==> flow/design.v <==
`timescale 1ns / 1ps
module display_moving_square
 (clk, rst_n, col_addr_sig, row_addr_sig, h, v, enable_moving, enable_blue_moving 
 );
 input clk;
 input rst_n;
 input[10:0] col_addr_sig;
 input[10:0] row_addr_sig;
 input[10:0] h;
 input[10:0] v;
 input[15:0] enable_moving;
 output enable_blue_moving;
 reg[15:0] enable_blue_moving_h;
 always @ ( posedge clk or negedge rst_n )
   begin
     if( !rst_n )
        enable_blue_moving_h[0] <= 1'b0;
     else if( enable_moving[0] == 1'b1 )
        begin
          if( col_addr_sig == h - 11'd2 )
             enable_blue_moving_h[0] <= 1'b1;
          else if( col_addr_sig == h + 11'd17 )
             enable_blue_moving_h[0] <= 1'b0;
          else 
             enable_blue_moving_h[0] <= enable_blue_moving_h[0]; 
        end
     else
        enable_blue_moving_h[0] <= 1'b0;
   end
 always @ ( posedge clk or negedge rst_n )
   begin
     if( !rst_n )
        enable_blue_moving_h[1] <= 1'b0;
     else if( enable_moving[1] == 1'b1 )
        begin
          if( col_addr_sig == h + 11'd18 )
             enable_blue_moving_h[1] <= 1'b1;
          else if( col_addr_sig == h + 11'd37 )
             enable_blue_moving_h[1] <= 1'b0;
          else 
             enable_blue_moving_h[1] <= enable_blue_moving_h[1]; 
        end
     else
        enable_blue_moving_h[1] <=1'b0;
   end
 always @ ( posedge clk or negedge rst_n )
   begin
     if( !rst_n )
        enable_blue_moving_h[2] <= 1'b0;
     else if( enable_moving[2] == 1'b1 )
        begin
          if( col_addr_sig == h + 11'd38 )
             enable_blue_moving_h[2] <= 1'b1;
          else if( col_addr_sig == h + 11'd57 )
             enable_blue_moving_h[2] <= 1'b0;
          else 
             enable_blue_moving_h[2] <= enable_blue_moving_h[2]; 
        end
     else
        enable_blue_moving_h[2] <=1'b0;
   end
 always @ ( posedge clk or negedge rst_n )
   begin
     if( !rst_n )
        enable_blue_moving_h[3] <= 1'b0;
     else if( enable_moving[3] == 1'b1 )
        begin
          if( col_addr_sig == h + 11'd58 )
             enable_blue_moving_h[3] <= 1'b1;
          else if( col_addr_sig == h + 11'd77 )
             enable_blue_moving_h[3] <= 1'b0;
          else 
             enable_blue_moving_h[3] <= enable_blue_moving_h[3]; 
        end
     else
        enable_blue_moving_h[3] <= 1'b0;
   end                   
 always @ ( posedge clk or negedge rst_n )
   begin
     if( !rst_n )
        enable_blue_moving_h[4] <= 1'b0;
     else if( enable_moving[4] == 1'b1 )
        begin
          if( col_addr_sig == h - 11'd2 )
             enable_blue_moving_h[4] <= 1'b1;
          else if( col_addr_sig == h + 11'd17 )
             enable_blue_moving_h[4] <= 1'b0;
          else 
             enable_blue_moving_h[4] <= enable_blue_moving_h[4]; 
        end
     else
        enable_blue_moving_h[4] <= 1'b0;
   end 
 always @ ( posedge clk or negedge rst_n )
   begin
     if( !rst_n )
        enable_blue_moving_h[5] <= 1'b0;
     else if( enable_moving[5] == 1'b1 )
        begin
          if( col_addr_sig == h + 11'd18 )
             enable_blue_moving_h[5] <= 1'b1;
          else if( col_addr_sig == h + 11'd37 )
             enable_blue_moving_h[5] <= 1'b0;
          else 
             enable_blue_moving_h[5] <= enable_blue_moving_h[5]; 
        end
     else
        enable_blue_moving_h[5] <=1'b0;
   end 
 always @ ( posedge clk or negedge rst_n )
   begin
     if( !rst_n )
        enable_blue_moving_h[6] <= 1'b0;
     else if( enable_moving[6] == 1'b1 )
        begin
          if( col_addr_sig == h + 11'd38 )
             enable_blue_moving_h[6] <= 1'b1;
          else if( col_addr_sig == h + 11'd57 )
             enable_blue_moving_h[6] <= 1'b0;
          else 
             enable_blue_moving_h[6] <= enable_blue_moving_h[6]; 
        end
     else
        enable_blue_moving_h[6] <= 1'b0;
   end 
 always @ ( posedge clk or negedge rst_n )
   begin
     if( !rst_n )
        enable_blue_moving_h[7] <= 1'b0;
     else if( enable_moving[7] == 1'b1 )
        begin
          if( col_addr_sig == h + 11'd58 )
             enable_blue_moving_h[7] <= 1'b1;
          else if( col_addr_sig == h + 11'd77 )
             enable_blue_moving_h[7] <= 1'b0;
          else 
             enable_blue_moving_h[7] <= enable_blue_moving_h[7]; 
        end
     else
        enable_blue_moving_h[7] <=1'b0;
   end 
 always @ ( posedge clk or negedge rst_n )
   begin
     if( !rst_n )
        enable_blue_moving_h[8] <= 1'b0;
     else if( enable_moving[8] == 1'b1 )
        begin
          if( col_addr_sig == h - 11'd2 )
             enable_blue_moving_h[8] <= 1'b1;
          else if( col_addr_sig == h + 11'd17 )
             enable_blue_moving_h[8] <= 1'b0;
          else 
             enable_blue_moving_h[8] <= enable_blue_moving_h[8]; 
        end
     else
        enable_blue_moving_h[8] <= 1'b0;
   end
 always @ ( posedge clk or negedge rst_n )
   begin
     if( !rst_n )
        enable_blue_moving_h[9] <= 1'b0;
     else if( enable_moving[9] == 1'b1 )
        begin
          if( col_addr_sig == h + 11'd18 )
             enable_blue_moving_h[9] <= 1'b1;
          else if( col_addr_sig == h + 11'd37 )
             enable_blue_moving_h[9] <= 1'b0;
          else 
             enable_blue_moving_h[9] <= enable_blue_moving_h[9]; 
        end
     else
        enable_blue_moving_h[9] <= 1'b0;
   end 
 always @ ( posedge clk or negedge rst_n )
   begin
     if( !rst_n )
        enable_blue_moving_h[10] <= 1'b0;
     else if( enable_moving[10] == 1'b1 )
        begin
          if( col_addr_sig == h + 11'd38 )
             enable_blue_moving_h[10] <= 1'b1;
          else if( col_addr_sig == h + 11'd57 )
             enable_blue_moving_h[10] <= 1'b0;
          else 
             enable_blue_moving_h[10] <= enable_blue_moving_h[10]; 
        end
     else
        enable_blue_moving_h[10] <=1'b0;
   end                            
 always @ ( posedge clk or negedge rst_n )
   begin
     if( !rst_n )
        enable_blue_moving_h[11] <= 1'b0;
     else if( enable_moving[11] == 1'b1 )
        begin
          if( col_addr_sig == h + 11'd58 )
             enable_blue_moving_h[11] <= 1'b1;
          else if( col_addr_sig == h + 11'd77 )
             enable_blue_moving_h[11] <= 1'b0;
          else 
             enable_blue_moving_h[11] <= enable_blue_moving_h[11]; 
        end
     else
        enable_blue_moving_h[11] <=1'b0;
   end 
 always @ ( posedge clk or negedge rst_n )
   begin
     if( !rst_n )
        enable_blue_moving_h[12] <= 1'b0;
     else if( enable_moving[12] == 1'b1 )
        begin
          if( col_addr_sig == h - 11'd2 )
             enable_blue_moving_h[12] <= 1'b1;
          else if( col_addr_sig == h + 11'd17 )
             enable_blue_moving_h[12] <= 1'b0;
          else 
             enable_blue_moving_h[12] <= enable_blue_moving_h[12]; 
        end
     else
        enable_blue_moving_h[12] <=1'b0;
   end 
 always @ ( posedge clk or negedge rst_n )
   begin
     if( !rst_n )
        enable_blue_moving_h[13] <= 1'b0;
     else if( enable_moving[13] == 1'b1 )
        begin
          if( col_addr_sig == h + 11'd18 )
             enable_blue_moving_h[13] <= 1'b1;
          else if( col_addr_sig == h + 11'd37 )
             enable_blue_moving_h[13] <= 1'b0;
          else 
             enable_blue_moving_h[13] <= enable_blue_moving_h[13]; 
        end
     else
        enable_blue_moving_h[13] <= 1'b0;
   end 
 always @ ( posedge clk or negedge rst_n )
   begin
     if( !rst_n )
        enable_blue_moving_h[14] <= 1'b0;
     else if( enable_moving[14] == 1'b1 )
        begin
          if( col_addr_sig == h + 11'd38 )
             enable_blue_moving_h[14] <= 1'b1;
          else if( col_addr_sig == h + 11'd57 )
             enable_blue_moving_h[14] <= 1'b0;
          else 
             enable_blue_moving_h[14] <= enable_blue_moving_h[14]; 
        end
     else
        enable_blue_moving_h[14] <=1'b0;
   end 
 always @ ( posedge clk or negedge rst_n )
   begin
     if( !rst_n )
        enable_blue_moving_h[15] <= 1'b0;
     else if( enable_moving[15] == 1'b1 )
        begin
          if( col_addr_sig == h + 11'd58 )
             enable_blue_moving_h[15] <= 1'b1;
          else if( col_addr_sig == h + 11'd77 )
             enable_blue_moving_h[15] <= 1'b0;
          else 
             enable_blue_moving_h[15] <= enable_blue_moving_h[15]; 
        end
     else
        enable_blue_moving_h[15] <=1'b0;
   end 
 reg[15:0] enable_blue_moving_v;
 always @ ( posedge clk or negedge rst_n )
   begin
     if( !rst_n )
        enable_blue_moving_v[0] <= 1'b0;
     else if( enable_moving[0] == 1'b1 )
        begin
          if( row_addr_sig == v )
             enable_blue_moving_v[0] <= 1'b1;
          else if( row_addr_sig == v + 11'd19 )
             enable_blue_moving_v[0] <= 1'b0; 
          else 
             enable_blue_moving_v[0] <= enable_blue_moving_v[0];
        end
     else 
        enable_blue_moving_v[0] <=1'b0;
   end 
 always @ ( posedge clk or negedge rst_n )
   begin
     if( !rst_n )
        enable_blue_moving_v[4] <= 1'b0;
     else if( enable_moving[4] == 1'b1 )
        begin
          if( row_addr_sig == v + 11'd20 )
             enable_blue_moving_v[4] <= 1'b1;
          else if( row_addr_sig == v + 11'd39 )
             enable_blue_moving_v[4] <= 1'b0; 
          else 
             enable_blue_moving_v[4] <= enable_blue_moving_v[4];
        end
     else 
        enable_blue_moving_v[4] <=1'b0;
   end                             
 always @ ( posedge clk or negedge rst_n )
   begin
     if( !rst_n )
        enable_blue_moving_v[8] <= 1'b0;
     else if( enable_moving[8] == 1'b1 )
        begin
          if( row_addr_sig == v + 11'd40 )
             enable_blue_moving_v[8] <= 1'b1;
          else if( row_addr_sig == v + 11'd59 )
             enable_blue_moving_v[8] <= 1'b0; 
          else 
             enable_blue_moving_v[8] <= enable_blue_moving_v[8];
        end
     else 
        enable_blue_moving_v[8] <=1'b0;
   end  
 always @ ( posedge clk or negedge rst_n )
   begin
     if( !rst_n )
        enable_blue_moving_v[12] <= 1'b0;
     else if( enable_moving[12] == 1'b1 )
        begin
          if( row_addr_sig == v + 11'd60 )
             enable_blue_moving_v[12] <= 1'b1;
          else if( row_addr_sig == v + 11'd79 )
             enable_blue_moving_v[12] <= 1'b0; 
          else 
             enable_blue_moving_v[12] <= enable_blue_moving_v[12];
        end
     else 
        enable_blue_moving_v[12] <= 1'b0;
   end
 always @ ( posedge clk or negedge rst_n )
   begin
     if( !rst_n )
        enable_blue_moving_v[1] <= 1'b0;
     else if( enable_moving[1] == 1'b1 )
        begin
          if( row_addr_sig == v )
             enable_blue_moving_v[1] <= 1'b1;
          else if( row_addr_sig == v + 11'd19 )
             enable_blue_moving_v[1] <= 1'b0; 
          else 
             enable_blue_moving_v[1] <= enable_blue_moving_v[1];
        end
     else 
        enable_blue_moving_v[1] <=1'b0;
   end 
 always @ ( posedge clk or negedge rst_n )
   begin
     if( !rst_n )
        enable_blue_moving_v[5] <= 1'b0;
     else if( enable_moving[5] == 1'b1 )
        begin
          if( row_addr_sig == v + 11'd20 )
             enable_blue_moving_v[5] <= 1'b1;
          else if( row_addr_sig == v + 11'd39 )
             enable_blue_moving_v[5] <= 1'b0; 
          else 
             enable_blue_moving_v[5] <= enable_blue_moving_v[5];
        end
     else 
        enable_blue_moving_v[5] <=1'b0;
   end 
 always @ ( posedge clk or negedge rst_n )
   begin
     if( !rst_n )
        enable_blue_moving_v[9] <= 1'b0;
     else if( enable_moving[9] == 1'b1 )
        begin
          if( row_addr_sig == v + 11'd40 )
             enable_blue_moving_v[9] <= 1'b1;
          else if( row_addr_sig == v + 11'd59 )
             enable_blue_moving_v[9] <= 1'b0; 
          else 
             enable_blue_moving_v[9] <= enable_blue_moving_v[9];
        end
     else 
        enable_blue_moving_v[9] <=1'b0;
   end 
 always @ ( posedge clk or negedge rst_n )
   begin
     if( !rst_n )
        enable_blue_moving_v[13] <= 1'b0;
     else if( enable_moving[13] == 1'b1 )
        begin
          if( row_addr_sig == v + 11'd60 )
             enable_blue_moving_v[13] <= 1'b1;
          else if( row_addr_sig == v + 11'd79 )
             enable_blue_moving_v[13] <= 1'b0; 
          else 
             enable_blue_moving_v[13] <= enable_blue_moving_v[13];
        end
     else 
        enable_blue_moving_v[13] <=1'b0;
   end 
 always @ ( posedge clk or negedge rst_n )
   begin
     if( !rst_n )
        enable_blue_moving_v[2] <= 1'b0;
     else if( enable_moving[2] == 1'b1 )
        begin
          if( row_addr_sig == v )
             enable_blue_moving_v[2] <= 1'b1;
          else if( row_addr_sig == v + 11'd19 )
             enable_blue_moving_v[2] <= 1'b0; 
          else 
             enable_blue_moving_v[2] <= enable_blue_moving_v[2];
        end
     else 
        enable_blue_moving_v[2] <=1'b0;
   end 
 always @ ( posedge clk or negedge rst_n )
   begin
     if( !rst_n )
        enable_blue_moving_v[6] <= 1'b0;
     else if( enable_moving[6] == 1'b1 )
        begin
          if( row_addr_sig == v + 11'd20 )
             enable_blue_moving_v[6] <= 1'b1;
          else if( row_addr_sig == v + 11'd39 )
             enable_blue_moving_v[6] <= 1'b0; 
          else 
             enable_blue_moving_v[6] <= enable_blue_moving_v[6];
        end
     else 
        enable_blue_moving_v[6] <=1'b0;
   end 
 always @ ( posedge clk or negedge rst_n )
   begin
     if( !rst_n )
        enable_blue_moving_v[10] <= 1'b0;
     else if( enable_moving[10] == 1'b1 )
        begin
          if( row_addr_sig == v + 11'd40 )
             enable_blue_moving_v[10] <= 1'b1;
          else if( row_addr_sig == v + 11'd59 )
             enable_blue_moving_v[10] <= 1'b0; 
          else 
             enable_blue_moving_v[10] <= enable_blue_moving_v[10];
        end
     else 
        enable_blue_moving_v[10] <=1'b0;
   end  
 always @ ( posedge clk or negedge rst_n )
   begin
     if( !rst_n )
        enable_blue_moving_v[14] <= 1'b0;
     else if( enable_moving[14] == 1'b1 )
        begin
          if( row_addr_sig == v + 11'd60 )
             enable_blue_moving_v[14] <= 1'b1;
          else if( row_addr_sig == v + 11'd79 )
             enable_blue_moving_v[14] <= 1'b0; 
          else 
             enable_blue_moving_v[14] <= enable_blue_moving_v[14];
        end
     else 
        enable_blue_moving_v[14] <=1'b0;
   end 
 always @ ( posedge clk or negedge rst_n )
   begin
     if( !rst_n )
        enable_blue_moving_v[3] <= 1'b0;
     else if( enable_moving[3] == 1'b1 )
        begin
          if( row_addr_sig == v )
             enable_blue_moving_v[3] <= 1'b1;
          else if( row_addr_sig == v + 11'd19 )
             enable_blue_moving_v[3] <= 1'b0; 
          else 
             enable_blue_moving_v[3] <= enable_blue_moving_v[3];
        end
     else 
        enable_blue_moving_v[3] <=1'b0;
   end  
 always @ ( posedge clk or negedge rst_n )
   begin
     if( !rst_n )
        enable_blue_moving_v[7] <= 1'b0;
     else if( enable_moving[7] == 1'b1 )
        begin
          if( row_addr_sig == v + 11'd20 )
             enable_blue_moving_v[7] <= 1'b1;
          else if( row_addr_sig == v + 11'd39 )
             enable_blue_moving_v[7] <= 1'b0; 
          else 
             enable_blue_moving_v[7] <= enable_blue_moving_v[7];
        end
     else 
        enable_blue_moving_v[7] <= 1'b0;
   end 
 always @ ( posedge clk or negedge rst_n )
   begin
     if( !rst_n )
        enable_blue_moving_v[11] <= 1'b0;
     else if( enable_moving[11] == 1'b1 )
        begin
          if( row_addr_sig == v + 11'd40 )
             enable_blue_moving_v[11] <= 1'b1;
          else if( row_addr_sig == v + 11'd59 )
             enable_blue_moving_v[11] <= 1'b0; 
          else 
             enable_blue_moving_v[11] <= enable_blue_moving_v[11];
        end
     else 
        enable_blue_moving_v[11] <=1'b0;
   end 
 always @ ( posedge clk or negedge rst_n )
   begin
     if( !rst_n )
        enable_blue_moving_v[15] <= 1'b0;
     else if( enable_moving[15] == 1'b1 )
        begin
          if( row_addr_sig == v + 11'd60 )
             enable_blue_moving_v[15] <= 1'b1;
          else if( row_addr_sig == v + 11'd79 )
             enable_blue_moving_v[15] <= 1'b0; 
          else 
             enable_blue_moving_v[15] <= enable_blue_moving_v[15];
        end
     else 
        enable_blue_moving_v[15] <=1'b0;
   end 
wire[15:0] enable_blue_moving_r;
assign  enable_blue_moving_r[0] = enable_blue_moving_h[0]&enable_blue_moving_v[0];
assign  enable_blue_moving_r[1] = enable_blue_moving_h[1]&enable_blue_moving_v[1];
assign  enable_blue_moving_r[2] = enable_blue_moving_h[2]&enable_blue_moving_v[2];
assign  enable_blue_moving_r[3] = enable_blue_moving_h[3]&enable_blue_moving_v[3];
assign  enable_blue_moving_r[4] = enable_blue_moving_h[4]&enable_blue_moving_v[4];
assign  enable_blue_moving_r[5] = enable_blue_moving_h[5]&enable_blue_moving_v[5];
assign  enable_blue_moving_r[6] = enable_blue_moving_h[6]&enable_blue_moving_v[6];
assign  enable_blue_moving_r[7] = enable_blue_moving_h[7]&enable_blue_moving_v[7];
assign  enable_blue_moving_r[8] = enable_blue_moving_h[8]&enable_blue_moving_v[8];
assign  enable_blue_moving_r[9] = enable_blue_moving_h[9]&enable_blue_moving_v[9];
assign  enable_blue_moving_r[10] = enable_blue_moving_h[10]&enable_blue_moving_v[10];
assign  enable_blue_moving_r[11] = enable_blue_moving_h[11]&enable_blue_moving_v[11];
assign  enable_blue_moving_r[12] = enable_blue_moving_h[12]&enable_blue_moving_v[12];
assign  enable_blue_moving_r[13] = enable_blue_moving_h[13]&enable_blue_moving_v[13];
assign  enable_blue_moving_r[14] = enable_blue_moving_h[14]&enable_blue_moving_v[14];
assign  enable_blue_moving_r[15] = enable_blue_moving_h[15]&enable_blue_moving_v[15];
 assign enable_blue_moving =|enable_blue_moving_r;
 endmodule
* From RTL to reports: display_moving_square
What the tools print for display_moving_square, step after step. Line numbers count from 1 in the design file above. Cell names lack the library's common part. A cell with - has no value.
Set-up: top display_moving_square, clock clk, standard-cell library sky130hd, timing corner tt_025C_1v80

* Word-level counts
Source: Yosys, flattened and elaborated, memories not mapped. Widths are those after wreduce. Registers that Yosys merges into a memory's read port (data or address) are not register bits. Print and check cells do not count. Equal cells are merged and count once.
Operators by class: add/sub/neg operators 15, $mul 0, div/mod/pow operators 0, $lt $le $gt $ge 0, eq/ne operators 48, shifts and indexed selects 0, muxes and demuxes 48, bitwise operators 16, reduce/logical cells 1
Operators by type and width (number):
- == test 11 bit | 16
- inequality test 3 x 1 -> 1 bit (second input constant) | 32
- adder 11 x 6 -> 11 bit (second input constant) | 8
- two-way mux 1 bit | 48
- adder 11 x 5 -> 11 bit (second input constant) | 4
- adder 11 x 7 -> 11 bit (second input constant) | 2
- bitwise AND 1 bit | 16
- OR reduction 16 bit | 1
- subtractor 11 x 2 -> 11 bit (second input constant) | 1
Bit counts: register bits 32, latch bits 0, memory bits (writable) 0, memory bits (read-only) 0, word width x clocked read ports 0, memories 0, input bits 62, output and inout port bits 1, cells after elaboration 160

* Longest topological paths
Longest topological path by Yosys (ltp), each cell counted once; first at word level (registers and memories cut), then after technology mapping (sequential cells cut; the memories' decode and read muxes count).
Depth: word-level depth 5, ABC_AREA 0, mapped depth 11, mapped depth without buffers 8

* Synthesis result
Source: synth_stat.txt of the flow (Yosys; design flattened, memories mapped). It holds for the ABC_AREA given above (unset counts as 0); a run with the other value may have another netlist. The area totals of this step are shown rounded.
Synthesis totals: cells in the netlist 621, synthesis area 0.0048 sq mm, area of sequential cells 0.000801 sq mm, flip-flops 32, buffers 44
Cells by type:
- dfrtp_1 | number 32, total area 800.768 sq um
- xnor2_1 | number 61, total area 534.262 sq um
- nand2_1 | number 74, total area 277.766 sq um
- xor2_1 | number 27, total area 236.477 sq um
- ha_1 | number 18, total area 225.216 sq um
- o21ai_0 | number 37, total area 185.178 sq um
- o2bb2ai_1 | number 18, total area 157.651 sq um
- nand4_1 | number 21, total area 131.376 sq um
- a21oi_1 | number 23, total area 115.11 sq um
- nor2_1 | number 28, total area 105.101 sq um
- nor3_1 | number 21, total area 105.101 sq um
- nand3_1 | number 20, total area 100.096 sq um
- buf_2 | number 19, total area 95.091 sq um
- o211ai_1 | number 10, total area 75.072 sq um
- clkbuf_1 | number 19, total area 71.318 sq um
- xnor2_2 | number 4, total area 65.062 sq um
- inv_1 | number 16, total area 60.058 sq um
- mux2i_1 | number 6, total area 60.058 sq um
Other cell types: 59; their cells: 167.

* Worst setup path after synthesis
Path of least setup slack by OpenSTA after synthesis, without wires, with an ideal clock, recovery checks aside; 20% of the period is set as input and as output delay. Where synthesis merged equal registers, the netlist keeps one of their names.
Path post-synthesis: path kind input to register, from input port v[1], to register enable_blue_moving_v[12], clock period 3340 ps, external input delay 668 ps, library setup time 130 ps, time at the first pin 668 ps, arrival time 2754 ps, data required time 3210 ps, path slack 457 ps, delay of the path 2216 ps, driving pins on the path 9, buffers on the path 1, period reached after synthesis 2883 ps
"delay of the path" is the arrival time less input delay plus setup time. "driving pins on the path" counts driving pins, that of a launching flip-flop among them; a cell with two outputs on the path counts twice. "period reached after synthesis" = period - worst setup slack (recovery checks aside). The figure is calculated, with input and output delays left at 20% of the set period. Between the ends stands the longest chain of elaborated cells between them, by number of cells; it is not shown to be the way that was timed. Of several equally long chains one is given. A line is the first line of the expression or statement that the cell stems from. Yosys adds cells for indexed reads and writes and turns some case tables into memories. At most two assigning lines are given for a register; there are more.
On the way, post-synthesis: cell sequence clkbuf_1 -> inv_1 -> ha_1 -> xnor3_1 -> or3b_1 -> nand3b_1 -> or4_4 -> nor4_4 -> o2bb2ai_1, cells in the longest elaborated chain 5, elaborated cells on any way between the ends 8, classes of those cells add/sub: 2; eq/ne: 3; mux: 3
Ends and longest elaborated chain, post-synthesis:
- start: declaration | RTL line 10 | input[10:0] v;
- adder 11 x 7 -> 11 bit | RTL line 327 | else if( row_addr_sig == v + 11'd79 )
- == test 11 bit | RTL line 327
- two-way mux 1 bit | RTL line 327
- two-way mux 1 bit | RTL line 325 | if( row_addr_sig == v + 11'd60 )
- two-way mux 1 bit | RTL line 323 | else if( enable_moving[12] == 1'b1 )
- end: assignment | RTL line 322 | enable_blue_moving_v[12] <= 1'b0;
- end: assignment | RTL line 330 | enable_blue_moving_v[12] <= enable_blue_moving_v[12];
- end: declaration | RTL line 270 | reg[15:0] enable_blue_moving_v;

* Timing after layout
From the final timing report of job 2: the path of least setup slack in the routed layout; clock arrival at registers is part of the times. The path's times are printed in steps of 10 ps; the period is the one set.
Path after layout: path kind input to register, from input port v[3], to register enable_blue_moving_v[15], clock period 3190 ps, external input delay 640 ps, library setup time 80 ps, time at the first pin 640 ps, arrival time 3120 ps, data required time 3390 ps, path slack 260 ps, driving pins on the path 10, buffers on the path 2
Between the ends stands the longest chain of elaborated cells between them, by number of cells; it is not shown to be the way that was timed. Of several equally long chains one is given. At most two assigning lines are given for a register; there are more.
On the way, after layout: cell sequence clkdlybuf4s50_1 -> inv_1 -> ha_1 -> nor3b_1 -> nor2_1 -> o21ai_0 -> nand2_1 -> a2111oi_2 -> buf_4 -> o2bb2ai_1, cells in the longest elaborated chain 5, elaborated cells on any way between the ends 8, classes of those cells add/sub: 2; eq/ne: 3; mux: 3
Ends and longest elaborated chain, after layout:
- start: declaration | RTL line 10 | input[10:0] v;
- adder 11 x 7 -> 11 bit | RTL line 519 | else if( row_addr_sig == v + 11'd79 )
- == test 11 bit | RTL line 519
- two-way mux 1 bit | RTL line 519
- two-way mux 1 bit | RTL line 517 | if( row_addr_sig == v + 11'd60 )
- two-way mux 1 bit | RTL line 515 | else if( enable_moving[15] == 1'b1 )
- end: assignment | RTL line 514 | enable_blue_moving_v[15] <= 1'b0;
- end: assignment | RTL line 522 | enable_blue_moving_v[15] <= enable_blue_moving_v[15];
- end: declaration | RTL line 270 | reg[15:0] enable_blue_moving_v;

Ticket comment

Top module display_moving_square; platform sky130hd; tools Yosys and OpenROAD; 2 stored runs in no particular order. Input and output delays are each 20% of the period that was set; the output load is 0.01 pF.
By "period achieved" is meant the clock period of the run minus its worst setup slack. This is arithmetic on one report: input and output delays are still those of the set period (20% each).
By "time used up by the worst setup path" is meant the share of the clock period that the worst setup path is allowed (20% is reserved at inputs, 20% at outputs), minus its slack. Clock arrival times at its registers enter into it.
"power consumption" is the tool's figure for a default switching activity; nothing was simulated.
"time used up by the worst setup path" is known to 10 ps.
Measured values are rounded.

* Job 1 | settings: period_ns 3.91; CORE_UTILIZATION 65; PLACE_DENSITY_LB_ADDON 0.13; CORE_ASPECT_RATIO 1.79; CORE_MARGIN 10; CELL_PAD_IN_SITES_GLOBAL_PLACEMENT 3; TNS_END_PERCENT 35; CTS_CLUSTER_DIAMETER 276; MAX_ROUTING_LAYER met5; CAP_MARGIN 20; SLEW_MARGIN 20 | unfinished; error FLW-0024 in placement
* Job 2 | settings: period_ns 3.19; CORE_UTILIZATION 28; CAP_MARGIN 20; CORE_MARGIN 2; SLEW_MARGIN 20 | results: area of the synthesized netlist 0.0048 sq mm; utilization after layout 37.7%; power consumption 1.75 mW; post-route worst hold slack 524 ps; die footprint 0.0182 sq mm; setup slack of the critical path 262 ps; total negative slack on setup checks 0 ps; standard-cell area of the final layout 0.00627 sq mm; period achieved 2928 ps; time used up by the worst setup path 2290 ps; type of the worst setup path input to register
